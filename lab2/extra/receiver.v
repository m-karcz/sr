==> flow/design.v <==
`timescale 1ns / 1ps
module receiver(
  input clk,
  input rst,
  input txd,
  output [7:0]data,
  output received
);
  localparam WAIT_FOR_RECEIVE=2'd0;
  localparam GET_DATA=2'd2;
  localparam END_GETTING=2'd3;
  reg [1:0]state=WAIT_FOR_RECEIVE;
  reg [7:0]data2receive=8'h00;
  reg [7:0]data2show=8'h00;
  reg rec=1'd0;
  reg [2:0]index=3'd0;
  assign data = data2show;
  assign received = rec;
  always @(posedge clk)
  begin
  if(rst)
    state<=WAIT_FOR_RECEIVE;
  else
    begin
      case(state)
      WAIT_FOR_RECEIVE:
      begin
        if(txd==1'b1)
        begin
          index<=3'd0;
          state<=GET_DATA;
        end
      end
      GET_DATA:
      begin
        data2receive[index]<=txd;
        if(index==3'd7)
        begin
          rec<=1'b1;
          state<=END_GETTING;
          data2show<=data2receive;
        end
        else
          index<=index+1;
      end
      END_GETTING:
      begin
        rec<=1'b0;
        state<=WAIT_FOR_RECEIVE;
      end
      endcase
    end
  end
endmodule
==> Tool chain data of receiver <==
What the tools print for receiver, step after step.
Line numbers count from 1 in the design file above.
Library cell names are shortened.
{ "design": {"top": "receiver", "clk_port": "clk", "lib": "sky130hd", "corner": "tt_025C_1v80"} }

==> After elaboration <==
Source: Yosys, flattened and elaborated, memories not mapped. Widths are those after wreduce. Registers that Yosys merges into a memory's read port (data or address) are not register bits. Print and check cells do not count. Equal cells are merged and count once.
{ "bits": {"out_inout_bits": 9, "elab_cells": 36, "inputBits": 3, "ff_bits": 22} }
{ "classes": {"n_reduce_logical": 9, "mux": 8, "eq_ne": 6, "add_sub_neg": 2, "logic": 4, "shift": 2} }
{ "ops": {"columns": ["op", "n"], "rows": [
  ["3-bit AND reduction", 3],
  ["1-bit by 4-bit variable shift with 8-bit output", 1],
  ["1-bit by 4-bit variable shift with 8-bit output (first input constant)", 1],
  ["8-bit AND", 1],
  ["8-bit bitwise OR", 1],
  ["8-bit NOT", 1],
  ["2-bit != test (second input constant)", 3],
  ["3-bit parallel mux with 2-bit select", 1],
  ["2-bit parallel mux with 3-bit select", 1],
  ["3-bit two-way mux", 2],
  ["2-bit == test (second input constant)", 2],
  ["2-bit nonzero test", 2],
  ["3-bit negator with 4-bit output", 1],
  ["4-bit AND reduction", 1],
  ["2-bit two-way mux", 2],
  ["3-bit by 1-bit adder with 3-bit output (second input constant)", 1],
  ["3-bit == test (second input constant)", 1],
  ["3-bit nonzero test", 1],
  ["2-bit logical NOT", 1],
  ["2-bit AND reduction", 1],
  ["1-bit parallel mux with 2-bit select", 1],
  ["1-bit NOT", 1],
  ["1-bit two-way mux", 1]
]} }

==> Longest topological paths <==
Yosys ltp: most cells in a row. Word level: on the elaborated netlist, between registers, memories and ports. Mapped: between sequential cells and ports; inverters and the memories' decode and read muxes count.
{ "logic_depth": {"depth_word": 5, "ABC_AREA": 0, "depth_mapped": 6, "depth_no_buf": 5} }

==> Synthesis result <==
Yosys stat after the flow's synthesis: flattened, memories mapped to cells. It holds for the ABC_AREA given above (unset counts as 0); a run with the other value may have another netlist.
{ "by_type": {"columns": ["cell_type", "n", "area_total_um2"], "rows": [
  ["edfxtp_1", 20, 600.576],
  ["ha_1", 4, 50.048],
  ["mux2_1", 4, 45.043],
  ["dfxtp_1", 2, 40.038],
  ["o2bb2ai_1", 4, 35.034],
  ["and2_1", 4, 25.024],
  ["nand2_1", 6, 22.522],
  ["nor2_1", 6, 22.522],
  ["nor4b_2", 1, 15.014],
  ["nand2b_1", 2, 12.512],
  ["nand3_1", 2, 10.01],
  ["nor4b_1", 1, 8.758],
  ["xnor2_1", 1, 8.758],
  ["xor2_1", 1, 8.758],
  ["inv_1", 2, 7.507],
  ["nand3b_1", 1, 7.507],
  ["nor3b_1", 1, 7.507],
  ["nor2b_1", 1, 6.256]
]} }
Not listed: further types 4, cells in them 4.
{ "synth_totals": {"flip_flops": 22, "mapped_area_um2": 953.4, "seqArea_um2": 640.6, "cells": 67, "n_buf": 1} }

==> Path before layout <==
Source: OpenSTA report_checks on the synthesized netlist (no wires, ideal clock, input and output delay 20% of the period each), path of least setup slack; recovery checks are left aside. Register names are those of the netlist, which keeps one name where synthesis merged equal registers.
{ "synth_path": {"path_type": "register to register", "from": "register index[0]", "to": "register data2receive[2]", "delay_ns": 1.968, "arrival_ns": 1.706, "driving_pins": 7, "period_ns": 2.34, "t_first_pin_ns": 0.000, "path_buffers": 1, "slack_ns": 0.372, "setup_ns": 0.262, "t_required_ns": 2.078, "period_less_setup_slack_ns": 1.968} }
"delay_ns" is the arrival time less input delay plus setup time.
"driving_pins": output pins that drive a net of the path, with the launching flip-flop's if there is one; two outputs of one cell count as two.
"period_less_setup_slack_ns" = period - worst setup slack (recovery checks aside). The figure is calculated, with input and output delays left at 20% of the set period.
Between the ends stands the longest chain of elaborated cells between them, by number of cells; it is not shown to be the way that was timed. Of several equally long chains one is given.
Each line given opens the expression or statement behind the cell; cells for indexed reads and writes are added by Yosys, which also makes memories of some case tables.
{ "synth_between": {"path_cell_list": "edfxtp_1 > clkbuf_1 > inv_1 > ha_1 > xor2_1 > nor4b_1 > mux2_1", "elab_chain_cells": 5, "cone_cells": 6, "cone_lines": 1, "classes_between": "add/sub: 1; shift: 2; logic: 3"} }
{ "synth_rtl": {"columns": ["item", "line_no", "text"], "rows": [
  ["from (decl)", 16, "reg [2:0]index=3'd0;"],
  ["from (assign)", 30, "index<=3'd0;"],
  ["from (assign)", 44, "index<=index+1;"],
  ["3-bit negator with 4-bit output", 36, "data2receive[index]<=txd;"],
  ["1-bit by 4-bit variable shift with 8-bit output", 36, null],
  ["8-bit NOT", 36, null],
  ["8-bit AND", 36, null],
  ["8-bit bitwise OR", 36, null],
  ["to (assign)", 36, null],
  ["to (decl)", 13, "reg [7:0]data2receive=8'h00;"]
]} }

==> Timing after layout <==
Path of least setup slack in the final report of stored run 1 (OpenROAD, finished layout, wires in). Where an end is a register, its clock arrival counts in the times.
{ "layout_path": {"path_type": "register to register", "from": "register index[0]", "to": "register data2receive[4]", "period_ns": 2.2, "path_buffers": 1, "arrival_ns": 2.24, "t_first_pin_ns": 0.31, "driving_pins": 7, "t_required_ns": 2.28, "setup_ns": 0.23, "slack_ns": 0.04} }
Between the ends stands the longest chain of elaborated cells between them, by number of cells; it is not shown to be the way that was timed. Of several equally long chains one is given.
{ "layout_between": {"path_cell_list": "edfxtp_1 > clkbuf_1 > inv_1 > ha_1 > xor2_1 > nor4_1 > mux2_1", "elab_chain_cells": 5, "cone_cells": 6, "cone_lines": 1, "classes_between": "add/sub: 1; shift: 2; logic: 3"} }
{ "layout_rtl": {"columns": ["item", "line_no", "text"], "rows": [
  ["from (decl)", 16, "reg [2:0]index=3'd0;"],
  ["from (assign)", 30, "index<=3'd0;"],
  ["from (assign)", 44, "index<=index+1;"],
  ["3-bit negator with 4-bit output", 36, "data2receive[index]<=txd;"],
  ["1-bit by 4-bit variable shift with 8-bit output", 36, null],
  ["8-bit NOT", 36, null],
  ["8-bit AND", 36, null],
  ["8-bit bitwise OR", 36, null],
  ["to (assign)", 36, null],
  ["to (decl)", 13, "reg [7:0]data2receive=8'h00;"]
]} }

Hand-over note for receiver

Stored flow runs of receiver (2 of them; Yosys, OpenROAD, sky130hd). They differ in their settings and are not a sequence. Constraints: input delay and output delay 20% of the set period each, output load 0.01 pF.
"achieved clock period (ns)": clock period set for the run, less the worst setup slack. It is reckoned from that one timing run; input and output delays stay at 20% of the period that was set.
"worst setup path time (ns)" means the part of the period allowed to the worst setup path (the constraints hold back 20% at inputs and 20% at outputs) less its slack; where the path has registers, the arrival times of their clocks count too.
"finish__power__total" is the tool's figure for a default switching activity; nothing was simulated.

settings of stored run 1
{
  "period_ns": 2.2,
  "CORE_UTILIZATION": 30,
  "SETUP_SLACK_MARGIN": -0.21,
  "PLACE_DENSITY_LB_ADDON": 0.26,
  "CELL_PAD_IN_SITES_GLOBAL_PLACEMENT": 1,
  "GPL_TIMING_DRIVEN": 0,
  "CAP_MARGIN": 20,
  "CORE_MARGIN": 2,
  "SLEW_MARGIN": 20
}
report of stored run 1
yosys chip area after synthesis (um^2): 953.4
finish__design__die__area: 3645.1
finish__design__instance__area__stdcell: 1144.8
finish__design__instance__utilization: 0.3781
finish__timing__setup__ws: 0.039
finish__timing__setup__tns: 0.000
finish__timing__hold__ws: 0.466
finish__power__total: 7.519e-04
achieved clock period (ns): 2.161
worst setup path time (ns): 2.16
worst setup path kind: register to register

settings of stored run 2
{
  "period_ns": 4.25,
  "CORE_UTILIZATION": 69,
  "PLACE_DENSITY_LB_ADDON": 0.11,
  "GPL_TIMING_DRIVEN": 1,
  "GPL_ROUTABILITY_DRIVEN": 1,
  "CTS_CLUSTER_SIZE": 96,
  "CTS_CLUSTER_DIAMETER": 37,
  "CAP_MARGIN": 10,
  "MIN_ROUTING_LAYER": "met1",
  "MAX_ROUTING_LAYER": "met5",
  "CORE_MARGIN": 2,
  "SLEW_MARGIN": 20
}
report of stored run 2
yosys chip area after synthesis (um^2): 953.4
finish__design__die__area: 1695.0
finish__design__instance__area__stdcell: 1104.8
finish__design__instance__utilization: 0.8490
finish__timing__setup__ws: 1.867
finish__timing__setup__tns: 0.000
finish__timing__hold__ws: 0.450
finish__power__total: 3.867e-04
achieved clock period (ns): 2.383
worst setup path time (ns): 1.53
worst setup path kind: input to register

End of note.
