==> flow/design.v <==
`timescale 1ns / 1ps
module state_machine(
	input clk,
	input rst,
	input send,
	input [7:0]data,
	output txd
	);
	localparam WAIT_FOR_SEND=2'd0;
	localparam SET_START=2'd1;
	localparam SEND_DATA=2'd2;
	localparam END_TRANSMIT=2'd3;
	reg [1:0]state=WAIT_FOR_SEND;
	reg [7:0]data2send=8'hff;
	reg bit2send=1'b0;
	reg [2:0]index=3'd0;
	reg send_value=1'b0;
	assign txd = bit2send;
	always @(posedge clk)
	begin
	if(rst)
    	state<=WAIT_FOR_SEND;
	else
    	begin
        	case(state)
        	WAIT_FOR_SEND:
        	begin
            	bit2send<=1'b0;
            	if(send!=send_value)
            	begin
                	data2send<=data;
                	state<=SET_START;
            	end
        	end
        	SET_START:
        	begin
            	bit2send<=1'b1;
            	index<=3'd0;
            	state<=SEND_DATA;
        	end
        	SEND_DATA:
        	begin
            	bit2send<=data2send[index];
            	if(index==3'd7)
                	begin
                    	state<=END_TRANSMIT;
                    	index<=3'd0;
                	end
            	else
                	begin
                    	index<=index+1;
                	end
        	end
        	END_TRANSMIT:
        	begin
            	bit2send<=1'd0;
            	state<=WAIT_FOR_SEND;
        	end
        	endcase
        	send_value<=send;
    	end
	end
endmodule
# Reports on state_machine
# The steps from the RTL of state_machine to its reports follow in flow order.
# Line numbers count from 1 in the design file above.
# Operators carry their Yosys type and port widths (W data, S select, Z words).
# Cell names lack the library's common part.
# Not given: --
dict set report inputs {
  top_module {state_machine}
  clock {clk}
  cell_library {sky130hd}
  lib_corner {tt_025C_1v80}
}

# Elaborated design
# Yosys after proc, flatten, opt, wreduce and memory -nomap, before mapping. Memory bits, and registers merged into a memory's read port (data or address), are not among the register bits. Print and check cells are not counted. Equal cells are merged and count once.
dict set report bits {
  reg_bits 15
  latchBits 0
  ramBits 0
  rom_bits 0
  clocked_rd_ports_x_width 0
  mem_count 0
  in_bits 11
  output_inout_bits 1
  word_cells 28
}
dict set report op_classes {
  addsub 1
  n_mul 0
  div_mod_pow 0
  n_cmp 0
  n_eq 7
  shift 1
  muxes 6
  n_logic 1
  n_reduce_logical 7
}
# cell count
set op_table {}
lappend op_table {{$shiftx A8 B3 Y1} 1}
lappend op_table {{$pmux W2 S4} 1}
lappend op_table {{$reduce_and A3 Y1} 2}
lappend op_table {{$pmux W3 S2} 1}
lappend op_table {{$eq A2 B2 Y1 const B} 2}
lappend op_table {{$ne A2 B2 Y1 const B} 2}
lappend op_table {{$reduce_bool A4 Y1} 1}
lappend op_table {{$mux W2} 2}
lappend op_table {{$add A3 B1 Y3 const B} 1}
lappend op_table {{$eq A3 B3 Y1 const B} 1}
lappend op_table {{$pmux W1 S3} 1}
lappend op_table {{$mux W3} 1}
lappend op_table {{$eq A2 B1 Y1 const B} 1}
lappend op_table {{$logic_not A2 Y1} 1}
lappend op_table {{$reduce_and A2 Y1} 1}
lappend op_table {{$reduce_bool A2 Y1} 1}
lappend op_table {{$reduce_or A2 Y1} 1}
lappend op_table {{$ne A1 B1 Y1} 1}
lappend op_table {{$not A1 Y1} 1}

# Depth
# Longest topological path by Yosys (ltp), each cell counted once; first at word level (registers and memories cut), then after technology mapping (sequential cells cut; the memories' decode and read muxes count).
dict set report depth {
  word_depth 3
  ABC_AREA 1
  mapped_depth 7
  ltp_nobuf 7
}

# Mapped cells and area
# Source: synth_stat.txt of the flow (Yosys; design flattened, memories mapped). It holds for the ABC_AREA given above (unset counts as 0); a run with the other value may have another netlist.
# The area totals of this step are shown rounded.
# cell count type_area_um2
set by_type {}
lappend by_type {edfxtp_1 13 390.374}
lappend by_type {nand2_1 16 60.058}
lappend by_type {inv_1 14 52.55}
lappend by_type {ha_1 4 50.048}
lappend by_type {dfxtp_1 2 40.038}
lappend by_type {nand3_1 6 30.029}
lappend by_type {nor2_1 6 22.522}
lappend by_type {a21oi_1 2 10.01}
lappend by_type {xnor2_1 1 8.758}
lappend by_type {nand3b_1 1 7.507}
lappend by_type {or2_2 1 6.256}
lappend by_type {o21ai_0 1 5.005}
lappend by_type {inv_2 1 3.754}
dict set report mapped {
  cells 68
  mapped_area_mm2 0.00069
  sequential_area_mm2 0.00043
  ffs 15
  buf_cells 0
}

# Path before layout
# Path of least setup slack by OpenSTA after synthesis, without wires, with an ideal clock, recovery checks aside; 20% of the period is set as input and as output delay. Where synthesis merged equal registers, the netlist keeps one of their names.
dict set report synth_timing {
  kind {register to register}
  startpoint {reg state[0]}
  endpoint {reg data2send[0]}
  clock_period_ns 1.7
  setup_time_ns 0.370
  arrival_ns 0.968
  required_time_ns 1.330
  path_slack_ns 0.362
  path_delay_ns 1.338
  stages 5
  n_path_buf 0
  period_less_setup_slack_ns 1.338
}
# "path_delay_ns" = arrival - input delay + setup time.
# "stages": output pins that drive a net of the path, with the launching flip-flop's if there is one; two outputs of one cell count as two.
# "period_less_setup_slack_ns" is the clock period less the worst setup slack; recovery checks do not enter. This is arithmetic on one report: input and output delays are still those of the set period (20% each).
# The rows between start and end are the longest chain of elaborated cells between them; the timing report does not say that the signal goes this way. Where chains are equally long, one stands for them.
# A line is the first line of the expression or statement that the cell stems from. Yosys adds cells for indexed reads and writes and turns some case tables into memories.
# A register here has more assigning lines than the two given.
dict set report synth_via {
  cell_sequence {dfxtp_1 -> inv_1 -> ha_1 -> nand2_1 -> nor2_1}
  elab_chain_len 2
}
# item line_no
set synth_lines {}
lappend synth_lines {{start: declaration} 13} ;# reg [1:0]state=WAIT_FOR_SEND;
lappend synth_lines {{start: assignment} 22} ;# state<=WAIT_FOR_SEND;
lappend synth_lines {{start: assignment} 32} ;# state<=SET_START;
lappend synth_lines {{$logic_not A2 Y1} 25} ;# case(state)
lappend synth_lines {{$reduce_and A3 Y1} --}
lappend synth_lines {{end: assignment} 31} ;# data2send<=data;
lappend synth_lines {{end: declaration} 14} ;# reg [7:0]data2send=8'hff;

# Path in the finished layout
# Path of least setup slack in the final report of entry A (OpenROAD, finished layout, wires in). Where an end is a register, its clock arrival counts in the times.
dict set report layout_timing {
  kind {register to output}
  startpoint {reg bit2send}
  endpoint {out txd}
  clock_period_ns 1.84
  arrival_ns 1.15
  required_time_ns 1.47
  path_slack_ns 0.33
  stages 2
  n_path_buf 1
}
# A register here has more assigning lines than the two given.
dict set report layout_via {
  cell_sequence {edfxtp_1 -> clkdlybuf4s50_1}
  elab_chain_len 0
}
# item line_no
set layout_lines {}
lappend layout_lines {{start: declaration} 15} ;# reg bit2send=1'b0;
lappend layout_lines {{start: assignment} 28} ;# bit2send<=1'b0;
lappend layout_lines {{start: assignment} 43} ;# bit2send<=data2send[index];
lappend layout_lines {{end: declaration} 7} ;# output txd

; Measured results for state_machine: 2 stored runs of the Yosys and OpenROAD flow on sky130hd. The settings differ; the order carries no meaning. The constraints put input and output delay at 20% of the set period each and load the outputs with 0.01 pF.
; "timing.achieved_period_ns" = clock period - worst setup slack. The figure is calculated, with input and output delays left at 20% of the set period.
; "timing.worst_path_ns": the worst setup path's part of the clock period (all of it between registers, 20% less for each end at a port) less its slack. A launch clock that arrives late makes it longer, a capture clock that arrives late makes it shorter.
; By "totalPower_w" is meant OpenSTA's value without simulated activity: inputs other than the clock are taken to toggle once in ten clock periods, and the tool carries that through the logic.
; The results are shown rounded.

[entry A: settings]
period_ns = 1.84
CORE_UTILIZATION = 72
SETUP_SLACK_MARGIN = 0.02
CELL_PAD_IN_SITES_DETAIL_PLACEMENT = 0
TNS_END_PERCENT = 60
ABC_AREA = 1
CTS_CLUSTER_SIZE = 73
CAP_MARGIN = 35
SLEW_MARGIN = 40
MIN_ROUTING_LAYER = met2
CORE_MARGIN = 2
[entry A: results]
totalPower_w = 0.001
fin_util_pct = 93
timing.achieved_period_ns = 1.514
timing.worst_path_ns = 1.15
worstPathKind = register to output
final_cell_area_mm2 = 0.00084
holdWs_ns = 0.52
setup_tns_ns = 0.000
design_die_area_mm2 = 0.0012
synthesis_area_mm2 = 0.00069
timing.setup.ws_ns = 0.33

[entry B: settings]
period_ns = 3.29
CORE_UTILIZATION = 36
TNS_END_PERCENT = 5
ABC_AREA = 1
CTS_CLUSTER_SIZE = 22
CAP_MARGIN = 40
MIN_ROUTING_LAYER = met2
MAX_ROUTING_LAYER = met5
CORE_MARGIN = 2
SLEW_MARGIN = 20
[entry B: results]
holdWs_ns = 0.51
design_die_area_mm2 = 0.0023
timing.setup.ws_ns = 1.4
timing.achieved_period_ns = 1.886
timing.worst_path_ns = 1.23
worstPathKind = input to register
totalPower_w = 0.00058
fin_util_pct = 48
final_cell_area_mm2 = 0.00085
setup_tns_ns = 0.000
synthesis_area_mm2 = 0.00069
